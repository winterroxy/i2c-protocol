==> flow/design.v <==
`timescale 1ns / 1ps
module I2C_controller(
	input [6:0] addr,
	input [7:0] data_in,
	input start, reset, clk, r_w_en,  
	inout SDA,
	output [2:0] STATE_reg,
	output SCL,
	output [7:0] reg_temp_1
    );
localparam [2:0] 	BEGIN = 3'b000,
					START = 3'b001,
					ADDR  = 3'b010,
					DATA  = 3'b011,
					ACK   = 3'b100,
					STOP  = 3'b101;
reg [3:0] count = 8, count_4 = 8, count_2 = 8;
reg [7:0] reg_temp;
reg [2:0] state = BEGIN;
reg sda_dir = 1'b1;
reg sda_reg = 1'b1;
reg scl_reg = 1'b1;
wire [7:0] addr_;
assign reg_temp_1 = reg_temp;
assign SCL = (state == BEGIN || state == START || state == STOP)? scl_reg : ~clk;
assign SDA = (sda_dir)? sda_reg : 1'bz; 
assign addr_ = {addr, r_w_en};
assign STATE_reg = state;
	always@(posedge clk or posedge reset) begin
		if(reset)begin
			state <= BEGIN;
		end
		else begin
			case(state)
				BEGIN: begin
							sda_dir <= 1'b1;
							if(start)begin
								state <= START;
								sda_reg <= 1'b0;
							end
							else begin
								state <= BEGIN;
							end
						end
				START: begin
							scl_reg <= 1'b1;
							state <= ADDR;
							sda_reg <= addr_[count - 1'b1];
							count <= count - 1'b1;
						 end
				ADDR: begin
								sda_reg <= addr_[count - 1'b1];
								count <= count - 1'b1;
								if(count == 0)begin
									count <= 8;
									state <= ACK;
									sda_dir <= 1'b0;
								end	
						end
				ACK: begin
							if(~SDA)begin
								state <= DATA;
								if(~r_w_en) begin
									sda_dir <= 1'b1;
									sda_reg <= data_in[count_4 - 1'b1];
									count_4 <= count_4 - 1'b1;
								end
								else begin
									sda_dir <= 1'b0;
								end
							end
							else begin
								state <= STOP;
								sda_reg <= 1'b0;
								sda_dir <= 1'b1;
							end
						end
				DATA: begin
							if(r_w_en) begin
								reg_temp [count_2 - 1] <= SDA;
								count_2 <= count_2 - 1'b1;
								if(count_2 == 1)begin
									count_2 <= 8;
									sda_dir <= 1'b0;
									state <= ACK;
								end
							end
							else if (~r_w_en) begin
								sda_reg <= data_in[count_4 - 1];
								count_4 <= count_4 - 1'b1;
								if(count_4 == 0)begin
									count_4 <= 8;
									sda_dir <= 1'b0;
									state <= ACK;
								end
							end
						end
				STOP: begin
					scl_reg <= 1;
					sda_reg <= 1;
					state <= BEGIN;
				end							
		  endcase
	  end
	 end
endmodule
Tool chain data of I2C_controller
What the tools print for I2C_controller, step after step.
Lines are those of the file above, counted from 1.
Operators carry their Yosys type and port widths (W data, S select, Z words).
The mark -- stands for no value.
Inputs
  design top: I2C_controller
  clock input: clk
  library: sky130hd
  timing corner: tt_025C_1v80

Word-level counts
Yosys after proc, flatten, opt, wreduce and memory -nomap, before mapping. Memory bits, and registers merged into a memory's read port (data or address), are not among the register bits. Print and check cells are not counted.
Word-level totals
  register bits after elaboration: 25
  bits of input ports: 19
Operators by class
  add/sub/neg operators: 6
  eq/ne operators: 14
  shift-type cells: 5
  muxes and demuxes: 28
  bitwise gates (word level): 5
  reduce/logical cells: 17
Operator list (number)
  $shift A1 B33 Y8: 1
  $shift A1 B33 Y8 const A: 1
  $neg A32 Y33: 1
  $mux W4: 5
  $pmux W3 S6: 1
  $shiftx A8 B4 Y1: 2
  $pmux W4 S2: 2
  $reduce_and A5 Y1: 3
  $mux W3: 5
  $mux W1: 13
  $sub A4 B1 Y4 const B: 3
  $ne A2 B2 Y1 const B: 5
  $sub A4 B1 Y5 const B: 2
  $ne A3 B3 Y1 const B: 3
  $logic_not A4 Y1: 2
  $shiftx A8 B5 Y1: 1
  $and A8 B8 Y8: 1
  $or A8 B8 Y8: 1
  $not A8 Y8: 1
  $eq A3 B2 Y1 const B: 2
  $eq A3 B3 Y1 const B: 2
  $reduce_bool A6 Y1: 1
  $reduce_bool A5 Y1: 1
  $pmux W1 S5: 1
  $reduce_bool A2 Y1: 2
  $eq A4 B1 Y1 const B: 1
  $reduce_and A4 Y1: 1
  $reduce_bool A4 Y1: 1
Not listed: further kinds 8, cells in them 10.

Logic depth
Yosys ltp: most cells in a row. Word level: on the elaborated netlist, between registers, memories and ports. Mapped: between sequential cells and ports; inverters and the memories' decode and read muxes count.
Logic depth
  depth after elaboration: 6
  ABC_AREA: 1
  mapped depth: 19

Synthesis result
The flow's flattened synthesis, as Yosys stat reports it; memories are mapped. The netlist is that of the ABC_AREA named above (0 if unset); the other value can give another one.
Totals and module areas in this step are rounded.
Synthesis totals
  mapped cells: 262
  chip area (Yosys): 0.00189 mm²
  area of sequential cells: 0.000706 mm²
  flip-flops: 24
  buffer cells: 0
Cell types
  sky130_fd_sc_hd__edfxtp_1: number 21, total area 630.605 µm²
  sky130_fd_sc_hd__nand2_1: number 54, total area 202.694 µm²
  sky130_fd_sc_hd__nor2_1: number 49, total area 183.926 µm²
  sky130_fd_sc_hd__inv_1: number 47, total area 176.419 µm²
  sky130_fd_sc_hd__ha_1: number 12, total area 150.144 µm²
  sky130_fd_sc_hd__nand3_1: number 23, total area 115.11 µm²
  sky130_fd_sc_hd__dfrtp_1: number 3, total area 75.072 µm²
  sky130_fd_sc_hd__nand4_1: number 7, total area 43.792 µm²
  sky130_fd_sc_hd__o21ai_0: number 8, total area 40.038 µm²
  sky130_fd_sc_hd__nand2_4: number 3, total area 33.782 µm²
  sky130_fd_sc_hd__nor2_4: number 3, total area 33.782 µm²
  sky130_fd_sc_hd__nand2_2: number 5, total area 31.28 µm²
  sky130_fd_sc_hd__a21oi_1: number 6, total area 30.029 µm²
  sky130_fd_sc_hd__nor3_1: number 5, total area 25.024 µm²
  sky130_fd_sc_hd__xor2_1: number 2, total area 17.517 µm²
  sky130_fd_sc_hd__xor2_2: number 1, total area 16.266 µm²
  sky130_fd_sc_hd__inv_2: number 3, total area 11.261 µm²
  sky130_fd_sc_hd__a221oi_1: number 1, total area 8.758 µm²
Other cell types: 9; their cells: 9.

Subject: I2C_controller on sky130hd, stored results

Hello all,

Top module I2C_controller; platform sky130hd; tools Yosys and OpenROAD; 2 stored runs in no particular order. Input and output delays are each 20% of the period that was set; the output load is 0.01 pF.
"achieved clock period": clock period set for the run, less the worst setup slack. It is reckoned from that one timing run; input and output delays stay at 20% of the period that was set.
"worst setup path time" is the time allowed to the run's worst setup path (the clock period less input and output delay, where it has them) less its slack. Clock arrival times count: a late capture clock shortens it, a late launch clock lengthens it.
"power" rests on the timing tool's default activity at the inputs, not on a simulated workload.
Measured values are rounded.

Entry A
==> flow/run.sh <==
#!/bin/bash
# the make line also repeats the synthesis and layout settings of config.mk as NAME=value (left out here)
make -C /OpenROAD-flow-scripts/flow DESIGN_CONFIG=/design/flow/config.mk WORK_HOME=/design/flow/orfs CLKGATE_MAP_FILE= finish
==> flow/config.mk <==
export PLATFORM = sky130hd
export DESIGN_NAME = I2C_controller
export DESIGN_NICKNAME = I2C_controller
export VERILOG_FILES = /design/flow/design.v
export SDC_FILE = /design/flow/constraint.sdc
export NUM_CORES = 4
export LEC_CHECK = 0
export ABC_AREA = 1
export CAP_MARGIN = 20
export CELL_PAD_IN_SITES_GLOBAL_PLACEMENT = 1
export CORE_MARGIN = 2
export CORE_UTILIZATION = 51
export GPL_ROUTABILITY_DRIVEN = 0
export PLACE_DENSITY = 0.65
export SLEW_MARGIN = 5
==> flow/constraint.sdc <==
create_clock -name core_clock -period 2.52 [get_ports {clk}]
set_input_delay 0.5040 -clock core_clock [delete_from_list [all_inputs] [get_ports {clk}]]
set_output_delay 0.5040 -clock core_clock [all_outputs]
set_load 0.01 [all_outputs]

==> results of entry A <==
chip area after synthesis (Yosys): 0.00189 mm²
die area: 0.00421 mm²
standard-cell area of the final layout: 0.00265 mm²
utilization: 73.6%
worst setup slack after layout: -0.091 ns
total negative slack: -0.184 ns
worst hold slack: 0.353 ns
power: 0.000964 W
achieved clock period: 2.611 ns
worst setup path time: 2.61 ns
worst setup path kind: register to register

Entry B
==> flow/run.sh <==
#!/bin/bash
# the make line also repeats the synthesis and layout settings of config.mk as NAME=value (left out here)
make -C /OpenROAD-flow-scripts/flow DESIGN_CONFIG=/design/flow/config.mk WORK_HOME=/design/flow/orfs CLKGATE_MAP_FILE= finish
==> flow/config.mk <==
export PLATFORM = sky130hd
export DESIGN_NAME = I2C_controller
export DESIGN_NICKNAME = I2C_controller
export VERILOG_FILES = /design/flow/design.v
export SDC_FILE = /design/flow/constraint.sdc
export NUM_CORES = 4
export LEC_CHECK = 0
export ABC_AREA = 1
export CAP_MARGIN = 20
export CORE_ASPECT_RATIO = 0.85
export CORE_MARGIN = 3
export CORE_UTILIZATION = 62
export CTS_CLUSTER_SIZE = 72
export GPL_ROUTABILITY_DRIVEN = 1
export MIN_ROUTING_LAYER = met1
export PLACE_DENSITY = 0.48
export SETUP_SLACK_MARGIN = 1.42
export SLEW_MARGIN = 20
export TNS_END_PERCENT = 80
==> flow/constraint.sdc <==
create_clock -name core_clock -period 5.25 [get_ports {clk}]
set_input_delay 1.0500 -clock core_clock [delete_from_list [all_inputs] [get_ports {clk}]]
set_output_delay 1.0500 -clock core_clock [all_outputs]
set_load 0.01 [all_outputs]

==> results of entry B <==
chip area after synthesis (Yosys): 0.00189 mm²
die area: 0.00375 mm²
standard-cell area of the final layout: 0.00235 mm²
utilization: 85.6%
worst setup slack after layout: 1.19 ns
total negative slack: 0.000 ns
worst hold slack: 0.605 ns
power: 0.000457 W

Thanks
